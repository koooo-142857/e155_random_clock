==> flow/design.v <==
module top(input logic reset,sck,sdi,
	output logic neopixels,
	output logic [4:0] en,
	output logic [7:0] segDisplay); 
	logic clk;
	logic [95:0] clock_num;
	logic [3:0] num1,num2,num3,num4,num5,num6,num7,num8,num9,num10,num11,num12;
	HSOSC hf_osc(.CLKHFPU(1'b1),.CLKHFEN(1'b1),.CLKHF(clk)); 
	clock_spi CLOCK_SPI(sck,sdi,reset,clock_num);
	bit_rearrange BIT_REARRANGE(clock_num,num1,num2,num3,num4,num5,num6,num7,num8,num9,num10,num11,num12);
	num_distribute NUM_DISTRIBUTE(clk,reset,neopixels,en,segDisplay,num1,num2,num3,num4,num5,num6,num7,num8,num9,num10,num11,num12);
endmodule
module num_distribute(
	input logic clk,reset,
	output logic out,
	output logic [4:0] en,
	output logic [7:0] segDisplay,
	input logic [3:0] num1,num2,num3,num4,num5,num6,num7,num8,num9,num10,num11,num12
	); 
	logic clk_100Hz; 
	logic clk_slooooow;
	logic [3:0] numToDisplay;
	always_comb begin 
		case (en)
			5'b00000: numToDisplay = num10 % 10;
			5'b00001: begin 
						if (num10 > 9) numToDisplay = 1'b1;
						else numToDisplay = 0;
					  end
			5'b00010: numToDisplay = num9 % 10;
			5'b00011: begin 
						if (num9 > 9) numToDisplay = 1'b1;
						else numToDisplay = 0;
					  end
			5'b00100: numToDisplay = num8 % 10;
			5'b00101: begin 
						if (num8 > 9) numToDisplay = 1'b1;
						else numToDisplay = 0;
					  end
			5'b00110: numToDisplay = num7 % 10;
			5'b00111: begin 
						if (num7 > 9) numToDisplay = 1'b1;
						else numToDisplay = 0;
					  end
			5'b01000: numToDisplay = num6 % 10;
			5'b01001: begin 
						if (num6 > 9) numToDisplay = 1'b1;
						else numToDisplay = 0;
					  end
			5'b01010: numToDisplay = num5 % 10;
			5'b01011: begin 
						if (num5 > 9) numToDisplay = 1'b1;
						else numToDisplay = 0;
					  end
			5'b01100: numToDisplay = num4 % 10;
			5'b01101: begin 
						if (num4 > 9) numToDisplay = 1'b1;
						else numToDisplay = 0;
					  end
			5'b01110: numToDisplay = num3 % 10;
			5'b01111: begin 
						if (num3 > 9) numToDisplay = 1'b1;
						else numToDisplay = 0;
					  end
			5'b10000: numToDisplay = num2 % 10;
			5'b10001: begin 
						if (num2 > 9) numToDisplay = 1'b1;
						else numToDisplay = 0;
					  end
			5'b10010: numToDisplay = num1 % 10;
			5'b10011: begin 
						if (num1 > 9) numToDisplay = 1'b1;
						else numToDisplay = 0;
					  end
			5'b10100: numToDisplay = num12 % 10;
			5'b10101: begin 
						if (num12 > 9) numToDisplay = 1'b1;
						else numToDisplay = 0;
					  end
			5'b10110: numToDisplay = num11 % 10;
			5'b10111: begin 
						if (num11 > 9) numToDisplay = 1'b1;
						else numToDisplay = 0;
					  end
			default: numToDisplay = 0;
		endcase	
	end
	slow_clock slow1(clk, clk_100Hz);   
	en_rotate enables(clk_100Hz, en);  
	display_digit displayTemp(numToDisplay, segDisplay);
	neopixels neos(reset,clk, out);    
endmodule
module slow_clock(
	input logic clk,
	output logic s
	);
	logic [20:0] counter;  
	logic [20:0] nextCount;  
	logic 		nexts;   
	always_comb begin
		if(counter ==  7040)  begin  
			if (s == 0) nexts = 1;
			else nexts = 0;
			nextCount = 20'b000_0000_0000_0000_0000;  
		end else begin
			nextCount = counter + 1'b1;
			nexts = s;
		end
	end
	always_ff @(posedge clk) begin
		counter <= nextCount;
		s <= nexts;
	end
endmodule
module en_rotate(
	input logic clk,
	output logic [4:0] enable
	);
	logic [4:0] next_count;
	always_comb begin
		if(enable >= 23)  next_count = 0;
		else begin
			next_count = enable + 1;
		end
	end
	always_ff @(posedge clk) begin
		enable <= next_count;
	end
	endmodule
module display_digit(
	input logic [3:0] num,   
	output logic [7:0] display  
);
	logic [3:0] binary_number;
	always_comb begin
		binary_number = num;
	end
	always_comb
		case(binary_number)   
			0: display 	 = 	~8'b0111_1110;
			1: display 	 = 	~8'b0011_0000;
			2: display 	 = 	~8'b1110_1101;
			3: display 	 = 	~8'b0111_1001;
			4: display 	 = 	~8'b0011_0011;
			5: display 	 = 	~8'b1101_1011;
			6: display 	 = 	~8'b1101_1111;
			7: display 	 = 	~8'b0111_0000;
			8: display 	 = 	~8'b0111_1111;
			9: display 	 = 	~8'b1111_0011;
			10: display  = 	~8'b0111_0111;
			11: display  = 	~8'b0001_1111;
			12: display  = 	~8'b0000_1101;
			13: display  = 	~8'b0011_1101;
			14: display  =  ~8'b0100_1111;
			15: display  =  ~8'b0100_0111;
			default: display = ~8'b000_0001;
		endcase
endmodule
module Low_Encoder(input logic clk,reset,output logic low_out);
	logic [5:0] counter = 0;
	always_ff @(posedge clk,posedge reset)
		begin
			if (reset) counter <= 0; 
		    else if (counter == 59) counter<=0;
			else counter <= counter + 1;
		end
	assign low_out = (counter < 20);
endmodule
module High_Encoder(input logic clk,reset,output logic high_out);
	logic [5:0] counter = 0;
	always_ff @(posedge clk,posedge reset)
		begin
			if (reset) counter <= 0; 
		    else if (counter == 59) counter<=0;
			else counter <= counter + 1;
end
	assign high_out = (counter < 40);
endmodule
module mux2 (input logic d0,
			 input logic d1,
			 input logic S,
			 output logic Y);
	assign Y = S ? d1:d0;
endmodule
module neopixels(input logic reset, input logic int_osc, output logic out);
	logic high,low,color,almost,neo_control;  
	High_Encoder High(int_osc,reset,high);
	Low_Encoder Low(int_osc,reset,low);
	Color_encoderG Red(int_osc,reset,color);  
	mux2 MUX2(low,high,color,almost);	
	RST_control rst_control(int_osc,reset,neo_control);  
	assign out = (neo_control & almost); 
endmodule
module Color_encoderG(input logic clk,reset,output logic color); 
	logic [11:0] counter = 0;
	always_ff @(posedge clk,posedge reset)
		begin
			if (reset) counter <= 0; 
		    else if (counter == 1439) counter<=0;
			else counter <= counter + 1;
		end
	assign color = (counter<480);
endmodule
module RST_control(input logic clk,reset,output logic reset_control); 
	logic [24:0] counter = 0;
	always_ff @(posedge clk,posedge reset)
		begin
			if (reset) counter <= 0; 
		    else if (counter == 3686403) counter<=0;  
			else counter <= counter + 1;
		end
	assign reset_control = (counter < 3683520);  
endmodule
module clock_spi(input logic sck,sdi,reset,
	output logic [95:0] clock_num);
	always_ff @(posedge sck)
		if (reset) clock_num = 0;
		else clock_num = {clock_num[94:0],sdi};
endmodule
module bit_rearrange(input logic [95:0] clock_num,output logic [3:0] num1,num2,num3,num4,num5,num6,num7,num8,num9,num10,num11,num12); 
	assign num1 = clock_num[91:88];
	assign num2 = clock_num[83:80];
	assign num3 = clock_num[75:72];
	assign num4 = clock_num[67:64];
	assign num5 = clock_num[59:56];
	assign num6 = clock_num[51:48];
	assign num7 = clock_num[43:40];
	assign num8 = clock_num[35:32];
	assign num9 = clock_num[27:24];
	assign num10 = clock_num[19:16];
	assign num11 = clock_num[11:8];
	assign num12 = clock_num[3:0];
endmodule
* Tool chain data of clock_spi
The steps from the RTL of clock_spi to its reports follow in flow order.
Lines are those of the file above, counted from 1.
Operators carry their Yosys type and port widths (W data, S select, Z words).
Cell names lack the library's common part.
Not given: --
- Top module :: clock_spi
- Clock input :: sck
- Cell library :: sky130hd
- Library corner :: tt_025C_1v80

* Word-level counts
Source: Yosys, flattened and elaborated, memories not mapped. Widths are those after wreduce; folded enables and synchronous resets count as part of the registers. Registers that Yosys merges into a memory's read port (data or address) are not register bits. Print and check cells do not count. Equal cells are merged and count once.
- Bits in registers :: 96
- Input port bits :: 3

* Longest topological paths
Longest topological path by Yosys (ltp), each cell counted once; first at word level (registers and memories cut), then after technology mapping (sequential cells cut; the memories' decode and read muxes count).
- Depth in word-level cells :: 0
- ABC_AREA :: 1
- Gate-level depth with buffers :: 4
- Mapped depth without buffers :: 2

* Synthesis result
Yosys stat after the flow's synthesis: flattened, memories mapped to cells. It holds for the ABC_AREA given above (unset counts as 0); a run with the other value may have another netlist.
** Cell types (number)
- dfxtp_1 :: 96
- inv_1 :: 96
- nor2_1 :: 86
- nor2_4 :: 10
- buf_6 :: 5
- buf_2 :: 5
- buf_8 :: 1
- Sequential area :: 0.0019218 mm²
- Mapped cells :: 299
- Mapped flip-flops :: 96
- Chip area (Yosys) :: 0.0028139 mm²

* Timing after synthesis
OpenSTA on the mapped netlist: ideal clock, no wires. The path of least setup slack (recovery checks aside). Input and output delay are each 20% of the period. Register names are those of the netlist, which keeps one name where synthesis merged equal registers.
- Path type :: input -> register
- From :: input port reset
- To :: register clock_num[54]
- Clock period :: 0.663 ns
- Arrival :: 0.580 ns
- Launch time at the first pin :: 0.133 ns
- External input delay :: 0.133 ns
- Setup slack :: -0.033 ns
- Path buffers :: 3
- Data required time :: 0.547 ns
- Driving pins on the path :: 4
- Setup time :: 0.116 ns
- Delay of the path :: 0.563 ns
- Period reached after synthesis :: 0.696 ns
"delay of the path" is the arrival time less input delay plus setup time.
"driving pins on the path" counts driving pins, that of a launching flip-flop among them; a cell with two outputs on the path counts twice.
"period reached after synthesis" is the clock period less the worst setup slack; recovery checks do not enter. This is arithmetic on one report: input and output delays are still those of the set period (20% each).
- Path through :: buf_6 buf_6 buf_8 nor2_4
- Length of the longest elaborated chain :: 0
** Ends and longest elaborated chain, after synthesis
- start, declared :: line 214 : module clock_spi(input logic sck,sdi,reset,
- end, assigned :: line 217 : if (reset) clock_num = 0;
- end, assigned :: line 218 : else clock_num = {clock_num[94:0],sdi};
- end, declared :: line 215 : output logic [95:0] clock_num);

* Path in the finished layout
Path of least setup slack in the final report of run A (OpenROAD, finished layout, wires in). Where an end is a register, its clock arrival counts in the times.
- Path type :: register -> output
- From :: register clock_num[4]
- To :: output port clock_num[4]
- Setup slack :: -0.06 ns
- Path buffers :: 1
- Output delay :: 0.19 ns
- Launch time at the first pin :: 0.33 ns
- Clock period :: 0.934 ns
- Arrival :: 0.81 ns
- Driving pins on the path :: 2
- Data required time :: 0.75 ns
- Path through :: dfxtp_4 buf_6
- Length of the longest elaborated chain :: 0
** Ends and longest elaborated chain, after layout
- start, declared :: line 215 : output logic [95:0] clock_num);
- start, assigned :: line 217 : if (reset) clock_num = 0;
- start, assigned :: line 218 : else clock_num = {clock_num[94:0],sdi};
- end, declared :: line 215

Wiki page: clock_spi / flow data

Measured data: module clock_spi, platform sky130hd, 2 stored runs of the flow under differing settings, order arbitrary. Input and output delays are each 20% of the period that was set; the output load is 0.01 pF.
"achieved period" = clock period - worst setup slack. The figure is calculated, with input and output delays left at 20% of the set period.

* Run A
** Files
==> flow/run.sh <==
#!/bin/bash
# the make line also repeats the synthesis and layout settings of config.mk as NAME=value (left out here)
make -C /OpenROAD-flow-scripts/flow DESIGN_CONFIG=/design/flow/config.mk WORK_HOME=/design/flow/orfs CLKGATE_MAP_FILE= finish
==> flow/config.mk <==
export PLATFORM = sky130hd
export DESIGN_NAME = clock_spi
export DESIGN_NICKNAME = clock_spi
export VERILOG_FILES = /design/flow/design.v
export SDC_FILE = /design/flow/constraint.sdc
export NUM_CORES = 4
export LEC_CHECK = 0
export ABC_AREA = 1
export CAP_MARGIN = 20
export CELL_PAD_IN_SITES_DETAIL_PLACEMENT = 2
export CORE_ASPECT_RATIO = 1.28
export CORE_MARGIN = 8
export CORE_UTILIZATION = 29
export GPL_ROUTABILITY_DRIVEN = 1
export MAX_ROUTING_LAYER = met4
export MIN_ROUTING_LAYER = met2
export PLACE_DENSITY_LB_ADDON = 0.08
export SETUP_SLACK_MARGIN = 0.05
export SLEW_MARGIN = 20
==> flow/constraint.sdc <==
create_clock -name core_clock -period 0.934 [get_ports {sck}]
set_input_delay 0.1868 -clock core_clock [delete_from_list [all_inputs] [get_ports {sck}]]
set_output_delay 0.1868 -clock core_clock [all_outputs]
set_load 0.01 [all_outputs]
** Results
- Post-route setup TNS :: -2.797 ns
- Area of the die :: 0.0131351 mm²
- Chip area in the Yosys report :: 0.0028139 mm²
- Achieved period :: 0.992 ns
- Post-route utilization :: 51.4 %
- Worst slack on setup checks :: -0.058 ns
- Std-cell area (final layout) :: 0.0048409 mm²
- Post-route worst hold slack :: 0.272 ns

* Run B
** Files
==> flow/run.sh <==
#!/bin/bash
# the make line also repeats the synthesis and layout settings of config.mk as NAME=value (left out here)
make -C /OpenROAD-flow-scripts/flow DESIGN_CONFIG=/design/flow/config.mk WORK_HOME=/design/flow/orfs CLKGATE_MAP_FILE= finish
==> flow/config.mk <==
export PLATFORM = sky130hd
export DESIGN_NAME = clock_spi
export DESIGN_NICKNAME = clock_spi
export VERILOG_FILES = /design/flow/design.v
export SDC_FILE = /design/flow/constraint.sdc
export NUM_CORES = 4
export LEC_CHECK = 0
export CAP_MARGIN = 20
export CORE_MARGIN = 2
export CORE_UTILIZATION = 40
export SLEW_MARGIN = 20
==> flow/constraint.sdc <==
create_clock -name core_clock -period 0.911 [get_ports {sck}]
set_input_delay 0.1822 -clock core_clock [delete_from_list [all_inputs] [get_ports {sck}]]
set_output_delay 0.1822 -clock core_clock [all_outputs]
set_load 0.01 [all_outputs]
** Results
- Post-route utilization :: 66.5 %
- Worst slack on setup checks :: -0.068 ns
- Chip area in the Yosys report :: 0.0026 mm²
- Post-route worst hold slack :: 0.298 ns
- Achieved period :: 0.979 ns
- Area of the die :: 0.0071605 mm²
- Post-route setup TNS :: -5.198 ns
- Std-cell area (final layout) :: 0.0041978 mm²
